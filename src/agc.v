==> flow/design.v <==
module agc(
	input clk, RESETn,
	input [3:0] amplified_signal,
	input overload,
	input ext_or_int,
	output wire [63:0] vga_control,
	output wire [5:0] gain_array_out,
	output wire done_out
	);
reg indicator;
reg [3:0] counter1;
reg [7:0] counter2;
reg last_adjust;
wire [5:0] gain_array;
wire counter1_mode;			 
wire counter2_mode;
wire [7:0] target_counter2;
wire detect_mode;			 
wire adjust_pos_edge;
wire adjust;
wire up_dn;
wire bs_done;
wire done;
wire internal_overload;
assign adjust_pos_edge = adjust && !last_adjust;
assign done = bs_done;
assign internal_overload = (ext_or_int ? overload : (&amplified_signal));
assign target_counter2 = 8'd160;		 
assign gain_array_out = gain_array;
assign done_out = done;
assign vga_control = {64{1'b1}};		 
gain_binary_search gbs(
	.clk       (clk),
	.RESETn    (RESETn),
	.adjust    (adjust_pos_edge),
	.up_dn     (up_dn),
	.gain_array(gain_array),
	.done      (bs_done)
	);
agc_controller agcc(
	.clk                  (clk),
	.RESETn               (RESETn),
	.counter1             (counter1),
	.counter2             (counter2),
	.target_counter2	  (target_counter2),
	.indicator            (indicator),
	.done                 (bs_done),
	.counter1_mode        (counter1_mode),
	.counter2_mode        (counter2_mode),
	.detect_mode          (detect_mode),
	.adjust               (adjust),
	.up_dn                (up_dn)
	);
always @(posedge clk) begin : proc_counters
	if(~RESETn) begin
		counter1 <= 4'b0;
		counter2 <= 8'b0;
		indicator <= 1'b0;
		last_adjust <= 1'b0;
	end else begin
		counter1 <= (counter1_mode ? counter1 + 1 : 4'b0);
		counter2 <= (counter2_mode ? counter2 + 1 : 8'b0);
		indicator <= (detect_mode ? (indicator || internal_overload) : 0);
		last_adjust <= adjust;
	end
end
endmodule  
module agc_controller(
	input clk,
	input RESETn,
	input [3:0] counter1,
	input [7:0] counter2,
	input [7:0] target_counter2,
	input indicator,
	input done,
	output reg counter1_mode,
	output reg counter2_mode,
	output reg detect_mode,
	output reg adjust,
	output reg up_dn
	);
localparam s_reset = 2'b00,
		   s_detect = 2'b01,
		   s_adjust = 2'b10,
		   s_done = 2'b11;
reg [1:0] state;
reg [1:0] next_state;
always @(*) begin: next_state_logic
	next_state = state;
	case(state)
		s_reset: begin
			next_state = s_detect;
		end
		s_detect: begin
			if(done)
				next_state = s_done;
			else if(counter1 == 4'b1111)
				next_state = s_adjust;
		end
		s_adjust: begin
			if(done)
				next_state = s_done;
			else if(counter2 == target_counter2)
				next_state = s_detect;
		end
		s_done: begin 
		end
		default: begin
			next_state = s_reset;
		end
	endcase  
end  
always @(*) begin : state_actions
	counter1_mode = 0;
	counter2_mode = 0;
	detect_mode = 0;
	adjust = 0;
	up_dn = 1;
	case(state)
		s_reset: begin
		end
		s_detect: begin 
			counter1_mode = 1;
			detect_mode = 1;
		end
		s_adjust: begin 
			counter2_mode = 1;
			adjust = 1;
			up_dn = !indicator;
		end
		s_done: begin 
		end
	endcase  
end  
always @(posedge clk) begin : next_state_assignment
	if(!RESETn) begin
		state <= s_reset;
	end else begin
		state <= next_state;
	end
end  
endmodule  
module gain_binary_search(
	input clk,
	input RESETn,
	input adjust,
	input up_dn,				 
	output reg [5:0] gain_array,
	output wire done			 
);
reg [2:0] ptr;
assign done = (&ptr);			 
always @(posedge clk) begin
	if(!RESETn) begin
		gain_array <= 6'b111111;
		ptr <= 3'b101;
	end
	else begin
		if(adjust) begin
			if(up_dn && (gain_array != 6'b111111)) begin
				gain_array[ptr] <= 0;
				gain_array[ptr+1] <= 1;
				ptr <= ptr - 1;
			end
			else if(!up_dn) begin 
				gain_array[ptr] <= 0;
				ptr <= ptr - 1;
			end
		end
	end
end
endmodule  
# Step by step through the tools: agc
# Tool output for the design above, in the order of the flow.
# Line numbers count from 1 in the design file above.
# Cell names lack the library's common part.
# Not given: --
[setup]
top = "agc"
clock = "clk"
cell_library = "sky130hd"
lib_corner = "tt_025C_1v80"

# After elaboration
# Source: Yosys, flattened and elaborated, memories not mapped. Widths are those after wreduce. Registers that Yosys merges into a memory's read port (data or address) are not register bits. Print and check cells do not count. Equal cells are merged and count once.
[bits]
in_bits = 8
ff_bits = 25
output_inout_bits = 71
word_cells = 59
[op_classes]
muxes = 13
equal = 9
add_sub_neg = 6
reduce_logical = 14
n_logic = 7
n_shift = 3
[ops]
columns = ["operator", "count"]
rows = [
  ["variable shift 1 x 33 -> 6 bit with constant A", 1],
  ["negator 32 -> 33 bit", 1],
  ["variable shift 1 x 4 -> 6 bit with constant A", 2],
  ["AND 6 bit", 2],
  ["OR 6 bit", 2],
  ["inverter 6 bit", 2],
  ["2-to-1 mux 6 bit", 2],
  ["adder 8 x 1 -> 8 bit with constant B", 1],
  ["equality test 8 bit with constant B", 1],
  ["2-to-1 mux 2 bit", 4],
  ["AND reduction 2 bit", 3],
  ["inequality test 3 x 2 -> 1 bit with constant B", 2],
  ["AND reduction 3 bit", 2],
  ["OR reduction 3 bit", 2],
  ["inequality test 6 bit with constant B", 1],
  ["case mux 2 bit (select 3 bit)", 1],
  ["2-to-1 mux 3 bit", 2],
  ["case mux 1 bit (select 2 bit)", 3],
  ["equality test 2 bit with constant B", 2],
  ["adder 3 x 1 -> 4 bit with constant B", 1],
  ["negator 3 -> 4 bit", 1],
  ["adder 4 x 1 -> 4 bit with constant B", 1],
  ["equality test 4 bit with constant B", 1],
  ["AND reduction 4 bit", 1],
  ["subtractor 3 x 1 -> 3 bit with constant B", 1],
  ["logical AND 1 bit", 2],
  ["logical NOT 1 bit", 2],
  ["equality test 2 x 1 -> 1 bit with constant B", 1],
]
# Not listed: further kinds 5, cells in them 5.

# Depth
# Longest topological path by Yosys (ltp), each cell counted once; first at word level (registers and memories cut), then after technology mapping (sequential cells cut; the memories' decode and read muxes count).
[logic_depth]
word_depth = 8
abc_area = 0
ltp_mapped = 8
mapped_depth_nobuf = 8

# After synthesis
# Source: synth_stat.txt of the flow (Yosys; design flattened, memories mapped). It holds for the ABC_AREA given above (unset counts as 0); a run with the other value may have another netlist.
# The area totals of this step are shown rounded.
[by_type]
columns = ["cell_type", "count", "area_total_um2"]
rows = [
  ["dfxtp_1", 27, 540.518],
  ["buf_4", 64, 480.461],
  ["ha_1", 12, 150.144],
  ["xor2_1", 7, 61.309],
  ["inv_1", 14, 52.55],
  ["nor2_1", 14, 52.55],
  ["nand3_1", 9, 45.043],
  ["xnor2_1", 5, 43.792],
  ["nand2_1", 8, 30.029],
  ["or4_1", 4, 30.029],
  ["a21oi_1", 5, 25.024],
  ["and3_1", 4, 25.024],
  ["nand4_1", 4, 25.024],
  ["nor4_4", 1, 21.27],
  ["a221o_1", 2, 20.019],
  ["o21ai_0", 4, 20.019],
  ["a211oi_1", 2, 15.014],
  ["o21a_1", 2, 15.014],
]
# Not listed: further types 19, cells in them 20.
[synth_totals]
ffs = 27
seq_area_mm2 = 0.000541
synth_area_mm2 = 0.0018
cell_count = 208
buffers = 65
# The figures by module come from a second, unflattened synthesis with its own total; it is not the netlist above.
[hier_totals]
cells_unflattened = 207
area_unflattened_mm2 = 0.00179
# Rows give one instance, submodules left out.
[modules]
columns = ["module", "mod_area_mm2", "mod_seq_area_mm2", "instances", "n_cells"]
rows = [
  ["agc", 0.00102, 0.00028, 1, 121],
  ["gain_binary_search", 0.000494, 0.00018, 1, 54],
  ["agc_controller", 0.000282, 0.0000801, 1, 32],
]

# Worst setup path after synthesis
# OpenSTA on the mapped netlist: ideal clock, no wires. The path of least setup slack (recovery checks aside). Input and output delay are each 20% of the period. Register names are those of the netlist, which keeps one name where synthesis merged equal registers.
[synth_path]
path_kind = "flip-flop to flip-flop"
start = "register gbs.ptr[0]"
end = "register gbs.gain_array[0]"
n_path_buf = 0
launch_ns = 0.000
arrival_ns = 2.098
path_delay_ns = 2.204
setup_time_ns = 0.106
required_time_ns = 2.514
path_stages = 9
period_ns = 2.62
slack_ns = 0.416
period_less_setup_slack_ns = 2.204
# "path_delay_ns" = arrival - input delay + setup time.
# "path_stages" counts driving pins, that of a launching flip-flop among them; a cell with two outputs on the path counts twice.
# "period_less_setup_slack_ns" = period - worst setup slack (recovery checks aside). The figure is calculated, with input and output delays left at 20% of the set period.
# A register here has more assigning lines than the two given.
# Where a signal picks the word or bit written, the line may be left out of the assigning lines.
[synth_via]
cell_sequence = "dfxtp_1 -> inv_1 -> ha_1 -> nor3_1 -> ha_1 -> inv_1 -> nand2_1 -> or4_1 -> o311ai_0"
[synth_rtl]
columns = ["item", "line", "source"]
rows = [
  ["start, declared", 151, "reg [2:0] ptr;"],
  ["start, assigned", 163, "ptr <= ptr - 1;"],
  ["start, assigned", 167, "ptr <= ptr - 1;"],
  ["end, assigned", 155, "gain_array <= 6'b111111;"],
  ["end, assigned", 161, "gain_array[ptr] <= 0;"],
  ["end, declared", 148, "output reg [5:0] gain_array,"],
]
# Chain of elaborated cells between the ends: none given.

# Worst path after layout
# Path of least setup slack in the final report of stored run 2 (OpenROAD, finished layout, wires in). Where an end is a register, its clock arrival counts in the times.
[layout_path]
path_kind = "flip-flop to flip-flop"
start = "register gbs.ptr[0]"
end = "register gbs.gain_array[0]"
slack_ns = -0.12
period_ns = 1.89
launch_ns = 0.27
setup_time_ns = 0.09
n_path_buf = 0
arrival_ns = 2.18
required_time_ns = 2.06
path_stages = 9
# A register here has more assigning lines than the two given.
# Where a signal picks the word or bit written, the line may be left out of the assigning lines.
[layout_via]
cell_sequence = "dfxtp_4 -> ha_4 -> ha_4 -> nor3_2 -> ha_1 -> inv_2 -> nand2_1 -> or4_1 -> o311ai_1"
[layout_rtl]
columns = ["item", "line", "source"]
rows = [
  ["start, declared", 151, "reg [2:0] ptr;"],
  ["start, assigned", 163, "ptr <= ptr - 1;"],
  ["start, assigned", 167, "ptr <= ptr - 1;"],
  ["end, assigned", 155, "gain_array <= 6'b111111;"],
  ["end, assigned", 161, "gain_array[ptr] <= 0;"],
  ["end, declared", 148, "output reg [5:0] gain_array,"],
]
# Chain of elaborated cells between the ends: none given.

# Stored flow runs of agc (2 of them; Yosys, OpenROAD, sky130hd). They differ in their settings and are not a sequence. Constraints: input delay and output delay 20% of the set period each, output load 0.01 pF.
# "achieved_period_ns": clock period set for the run, less the worst setup slack. It is reckoned from that one timing run; input and output delays stay at 20% of the period that was set.
# By "worst_path_allowed_less_slack_ns" is meant the share of the clock period that the worst setup path is allowed (20% is reserved at inputs, 20% at outputs), minus its slack. Clock arrival times at its registers enter into it.
# By "final_power_mw" is meant OpenSTA's value without simulated activity: inputs other than the clock are taken to toggle once in ten clock periods, and the tool carries that through the logic.
# Measured values are rounded.

[[run]]
name = "stored run 1"
[run.settings]
period_ns = 2.59
CORE_UTILIZATION = 72
CORE_MARGIN = 9
CELL_PAD_IN_SITES_GLOBAL_PLACEMENT = 1
GPL_TIMING_DRIVEN = 1
CTS_CLUSTER_DIAMETER = 287
SLEW_MARGIN = 30
MIN_ROUTING_LAYER = "met1"
CAP_MARGIN = 20
[run.results]
outcome = "did not finish, placement stopped with GPL-0301"

[[run]]
name = "stored run 2"
[run.settings]
period_ns = 1.89
CORE_UTILIZATION = 49
PLACE_DENSITY = 0.52
CORE_ASPECT_RATIO = 0.67
CORE_MARGIN = 9
GPL_TIMING_DRIVEN = 1
GPL_ROUTABILITY_DRIVEN = 1
CTS_CLUSTER_SIZE = 94
CAP_MARGIN = 20
SLEW_MARGIN = 20
[run.results]
final_setup_ws_ns = -0.118
worst_path_allowed_less_slack_ns = 2.01
worst_path_kind = "flip-flop to flip-flop"
hold_ws_ns = 0.451
achieved_period_ns = 2.008
design_die_area_mm2 = 0.00623
cell_area_final_mm2 = 0.00204
final_power_mw = 1.09
tns_setup_ns = -0.118
utilization_frac = 0.599
post_synth_area_mm2 = 0.0018
